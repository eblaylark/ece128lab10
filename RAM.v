==> flow/design.v <==
`timescale 1ns / 1ps
module RAM(i_clk, i_rst,  i_addr, i_write_data,i_write_en, o_read_data);
parameter DATA_W = 8;
parameter SIZE = 8;
parameter ADDR_W = 3;
input i_clk, i_rst, i_write_en;
input [ADDR_W-1:0] i_addr;
input [DATA_W-1:0] i_write_data;
output reg [DATA_W-1:0] o_read_data;
reg [DATA_W-1:0] mem[0:SIZE-1]; 
integer i;
always @(posedge i_clk) begin
              if(i_rst) begin
                             for (i=0; i<SIZE;i=i+1) begin
                                           mem[i] <= 0;
                             end
              end
              else begin
              if(i_write_en)
                mem[i_addr] <= i_write_data;
                else
                o_read_data<=mem[i_addr];
                             end
              end
endmodule      
* Tool chain data of RAM *
The steps from the RTL of RAM to its reports follow in flow order.
Lines are those of the file above, counted from 1.
Operators: Yosys type, input widths -> output width; for muxes data width and select width s.
A cell with -- has no value.

inputs
  top module = RAM
  clock port = i_clk
  cell library = sky130hd
  timing corner = tt_025C_1v80

* Word-level counts *
Source: Yosys, flattened and elaborated, memories not mapped. Widths are those after wreduce. Registers that Yosys merges into a memory's read port (data or address) are not register bits. Print and check cells do not count. Equal cells are merged and count once.
Yosys's memory passes give these memory sizes; they may raise the number of words (mostly to a power of two), join words into wider ones and drop unused or constant bits.

bit counts
  register bits = 0
  bits in latches = 0
  RAM bits = 64
  memory bits (read-only) = 0
  memories = 1
  input bits = 14
  output and inout bits = 8
  cells after elaboration = 11

memory list
  name  words  bits a word  RTL line  text
  mem   8      8            10        reg [DATA_W-1:0] mem[0:SIZE-1];

cells by class
  $add $sub $neg = 0
  multiply operators = 0
  div/mod/pow operators = 0
  order comparisons = 0
  equality and inequality tests = 0
  shift-type cells = 0
  muxes and demuxes = 7
  bitwise logic cells = 2
  reductions and logical operators = 1

operator list
  kind              count
  $mux 8            2
  $mux 3            2
  $mux 1            3
  $not 1->1         2
  $reduce_and 2->1  1

* Logic depth *
Yosys ltp: most cells in a row. Word level: on the elaborated netlist, between registers, memories and ports. Mapped: between sequential cells and ports; inverters and the memories' decode and read muxes count.

depth
  depth after elaboration = 2
  ABC_AREA = 0
  depth in mapped cells = 6
  gate-level depth less buffers = 2

* Mapped cells and area *
Yosys stat after the flow's synthesis: flattened, memories mapped to cells. It holds for the ABC_AREA given above (unset counts as 0); a run with the other value may have another netlist.

synthesis totals
  standard cells after synthesis = 203
  mapped area = 0.0032581 mm2
  sequential part of the area = 0.0021621 mm2
  mapped flip-flops = 72
  buffers = 20

cell types
  cell                       count  area in all (um2)
  sky130_fd_sc_hd__edfxtp_1  72     2.16E+03
  sky130_fd_sc_hd__nor3_1    64     320.307
  sky130_fd_sc_hd__mux4_1    8      210.202
  sky130_fd_sc_hd__mux4_2    8      180.173
  sky130_fd_sc_hd__mux2_4    4      60.058
  sky130_fd_sc_hd__o21bai_1  8      60.058
  sky130_fd_sc_hd__buf_6     5      56.304
  sky130_fd_sc_hd__buf_2     10     50.048
  sky130_fd_sc_hd__mux2_2    4      45.043
  sky130_fd_sc_hd__clkinv_1  8      30.029
  sky130_fd_sc_hd__buf_4     3      22.522
  sky130_fd_sc_hd__buf_8     1      15.014
  sky130_fd_sc_hd__nand2b_1  2      12.512
  sky130_fd_sc_hd__or3b_1    1      8.758
  sky130_fd_sc_hd__nand3b_1  1      7.507
  sky130_fd_sc_hd__or2_1     1      6.256
  sky130_fd_sc_hd__clkbuf_1  1      3.754
  sky130_fd_sc_hd__nand2_1   1      3.754
  sky130_fd_sc_hd__nor2_1    1      3.754

* Timing after synthesis *
Source: OpenSTA report_checks on the synthesized netlist (no wires, ideal clock, input and output delay 20% of the period each), path of least setup slack; recovery checks are left aside. Register names are those of the netlist, which keeps one name where synthesis merged equal registers.

path after synthesis
  path type = input to register
  start = input port i_addr[2]
  end = memory mem[0][0]
  period = 2.21 ns
  external input delay = 0.442 ns
  library setup time = 0.375 ns
  time at the first pin = 0.442 ns
  data arrival time = 1.694 ns
  required time = 1.835 ns
  setup slack = 0.142 ns
  path delay = 1.627 ns
  stages = 5
  path buffers = 3
  period reached after synthesis = 2.068 ns

"path delay" is the arrival time less input delay plus setup time.
"stages": output pins that drive a net of the path, with the launching flip-flop's if there is one; two outputs of one cell count as two.
"period reached after synthesis" is the clock period less the worst setup slack; recovery checks do not enter. This is arithmetic on one report: input and output delays are still those of the set period (20% each).
Between the ends stands the longest chain of elaborated cells between them, by number of cells; it is not shown to be the way that was timed. Of several equally long chains one is given.
A line is the first line of the expression or statement that the cell stems from. Yosys adds cells for indexed reads and writes and turns some case tables into memories.

between the ends, after synthesis
  cell sequence = sky130_fd_sc_hd__buf_4 -> sky130_fd_sc_hd__or3b_1 -> sky130_fd_sc_hd__buf_2 -> sky130_fd_sc_hd__buf_6 -> sky130_fd_sc_hd__o21bai_1
  length of the longest elaborated chain = 2
  elaborated cells on any way between the ends = 2
  source lines of those cells = 2
  classes of those cells = mux (2)

ends and longest elaborated chain, after synthesis
  element      RTL line  text
  from (decl)  7         input [ADDR_W-1:0] i_addr;
  $mux 3       19        if(i_write_en)
  $mux 3       13        if(i_rst) begin
  to (decl)    10        reg [DATA_W-1:0] mem[0:SIZE-1];

* Path in the finished layout *
From the final timing report of stored run 1: the path of least setup slack in the routed layout; clock arrival at registers is part of the times.

path post-layout
  path type = input to register
  start = input port i_rst
  end = memory mem[1][3]
  period = 1.76 ns
  external input delay = 0.35 ns
  library setup time = 0.28 ns
  time at the first pin = 0.35 ns
  data arrival time = 1.73 ns
  required time = 1.82 ns
  setup slack = 0.09 ns
  stages = 5
  path buffers = 3

Between the ends stands the longest chain of elaborated cells between them, by number of cells; it is not shown to be the way that was timed. Of several equally long chains one is given.
Only ways into the end's enable, where the timed path ends, are counted here.

between the ends, post-layout
  cell sequence = sky130_fd_sc_hd__clkdlybuf4s50_1 -> sky130_fd_sc_hd__or3b_4 -> sky130_fd_sc_hd__buf_12 -> sky130_fd_sc_hd__o21bai_2 -> sky130_fd_sc_hd__buf_4
  length of the longest elaborated chain = 1
  elaborated cells on any way between the ends = 3
  source lines of those cells = 1
  classes of those cells = mux (3)

ends and longest elaborated chain, post-layout
  element      RTL line  text
  from (decl)  6         input i_clk, i_rst, i_write_en;
  $mux 3       13        if(i_rst) begin
  to (decl)    10        reg [DATA_W-1:0] mem[0:SIZE-1];

Appendix: measured runs

RAM through Yosys and OpenROAD on sky130hd: 2 stored runs, unordered, with their settings and measured results. The constraints put input and output delay at 20% of the set period each and load the outputs with 0.01 pF.
"achieved clock period" means the clock period less the worst setup slack. The figure is calculated, with input and output delays left at 20% of the set period.
By "worst setup path time" is meant the share of the clock period that the worst setup path is allowed (20% is reserved at inputs, 20% at outputs), minus its slack. Clock arrival times at its registers enter into it.
By "power" is meant OpenSTA's value without simulated activity: inputs other than the clock are taken to toggle once in ten clock periods, and the tool carries that through the logic.

Stored run 1
==> flow/run.sh <==
#!/bin/bash
# the make line also repeats the synthesis and layout settings of config.mk as NAME=value (left out here)
make -C /OpenROAD-flow-scripts/flow DESIGN_CONFIG=/design/flow/config.mk WORK_HOME=/design/flow/orfs CLKGATE_MAP_FILE= finish
==> flow/config.mk <==
export PLATFORM = sky130hd
export DESIGN_NAME = RAM
export DESIGN_NICKNAME = RAM
export VERILOG_FILES = /design/flow/design.v
export SDC_FILE = /design/flow/constraint.sdc
export NUM_CORES = 4
export LEC_CHECK = 0
export CAP_MARGIN = 0
export CORE_MARGIN = 2
export CORE_UTILIZATION = 41
export CTS_CLUSTER_SIZE = 92
export PLACE_DENSITY_LB_ADDON = 0.22
export SLEW_MARGIN = 20
export TNS_END_PERCENT = 70
==> flow/constraint.sdc <==
create_clock -name core_clock -period 1.76 [get_ports {i_clk}]
set_input_delay 0.3520 -clock core_clock [delete_from_list [all_inputs] [get_ports {i_clk}]]
set_output_delay 0.3520 -clock core_clock [all_outputs]
set_load 0.01 [all_outputs]

==> results of stored run 1 <==
chip area after synthesis (Yosys): 0.0032581 mm2
die area: 0.008676 mm2
utilization: 52.5%
worst setup slack after layout: 0.087 ns
total negative slack: 0.000 ns
power: 3725 µW
achieved clock period: 1.673 ns
worst setup path time: 1.32 ns
worst setup path kind: input to register

Stored run 2
==> flow/run.sh <==
#!/bin/bash
# the make line also repeats the synthesis and layout settings of config.mk as NAME=value (left out here)
make -C /OpenROAD-flow-scripts/flow DESIGN_CONFIG=/design/flow/config.mk WORK_HOME=/design/flow/orfs CLKGATE_MAP_FILE= finish
==> flow/config.mk <==
export PLATFORM = sky130hd
export DESIGN_NAME = RAM
export DESIGN_NICKNAME = RAM
export VERILOG_FILES = /design/flow/design.v
export SDC_FILE = /design/flow/constraint.sdc
export NUM_CORES = 4
export LEC_CHECK = 0
export CAP_MARGIN = 20
export CELL_PAD_IN_SITES_GLOBAL_PLACEMENT = 1
export CORE_MARGIN = 2
export CORE_UTILIZATION = 59
export CTS_CLUSTER_DIAMETER = 215
export GPL_ROUTABILITY_DRIVEN = 0
export MIN_ROUTING_LAYER = met2
export PLACE_DENSITY_LB_ADDON = 0.13
export SLEW_MARGIN = 5
==> flow/constraint.sdc <==
create_clock -name core_clock -period 2.74 [get_ports {i_clk}]
set_input_delay 0.5480 -clock core_clock [delete_from_list [all_inputs] [get_ports {i_clk}]]
set_output_delay 0.5480 -clock core_clock [all_outputs]
set_load 0.01 [all_outputs]

==> results of stored run 2 <==
chip area after synthesis (Yosys): 0.0032581 mm2
die area: 0.0061325 mm2
utilization: 71.0%
worst setup slack after layout: 0.528 ns
total negative slack: 0.000 ns
power: 2433 µW
achieved clock period: 2.212 ns
worst setup path time: 1.66 ns
worst setup path kind: input to register
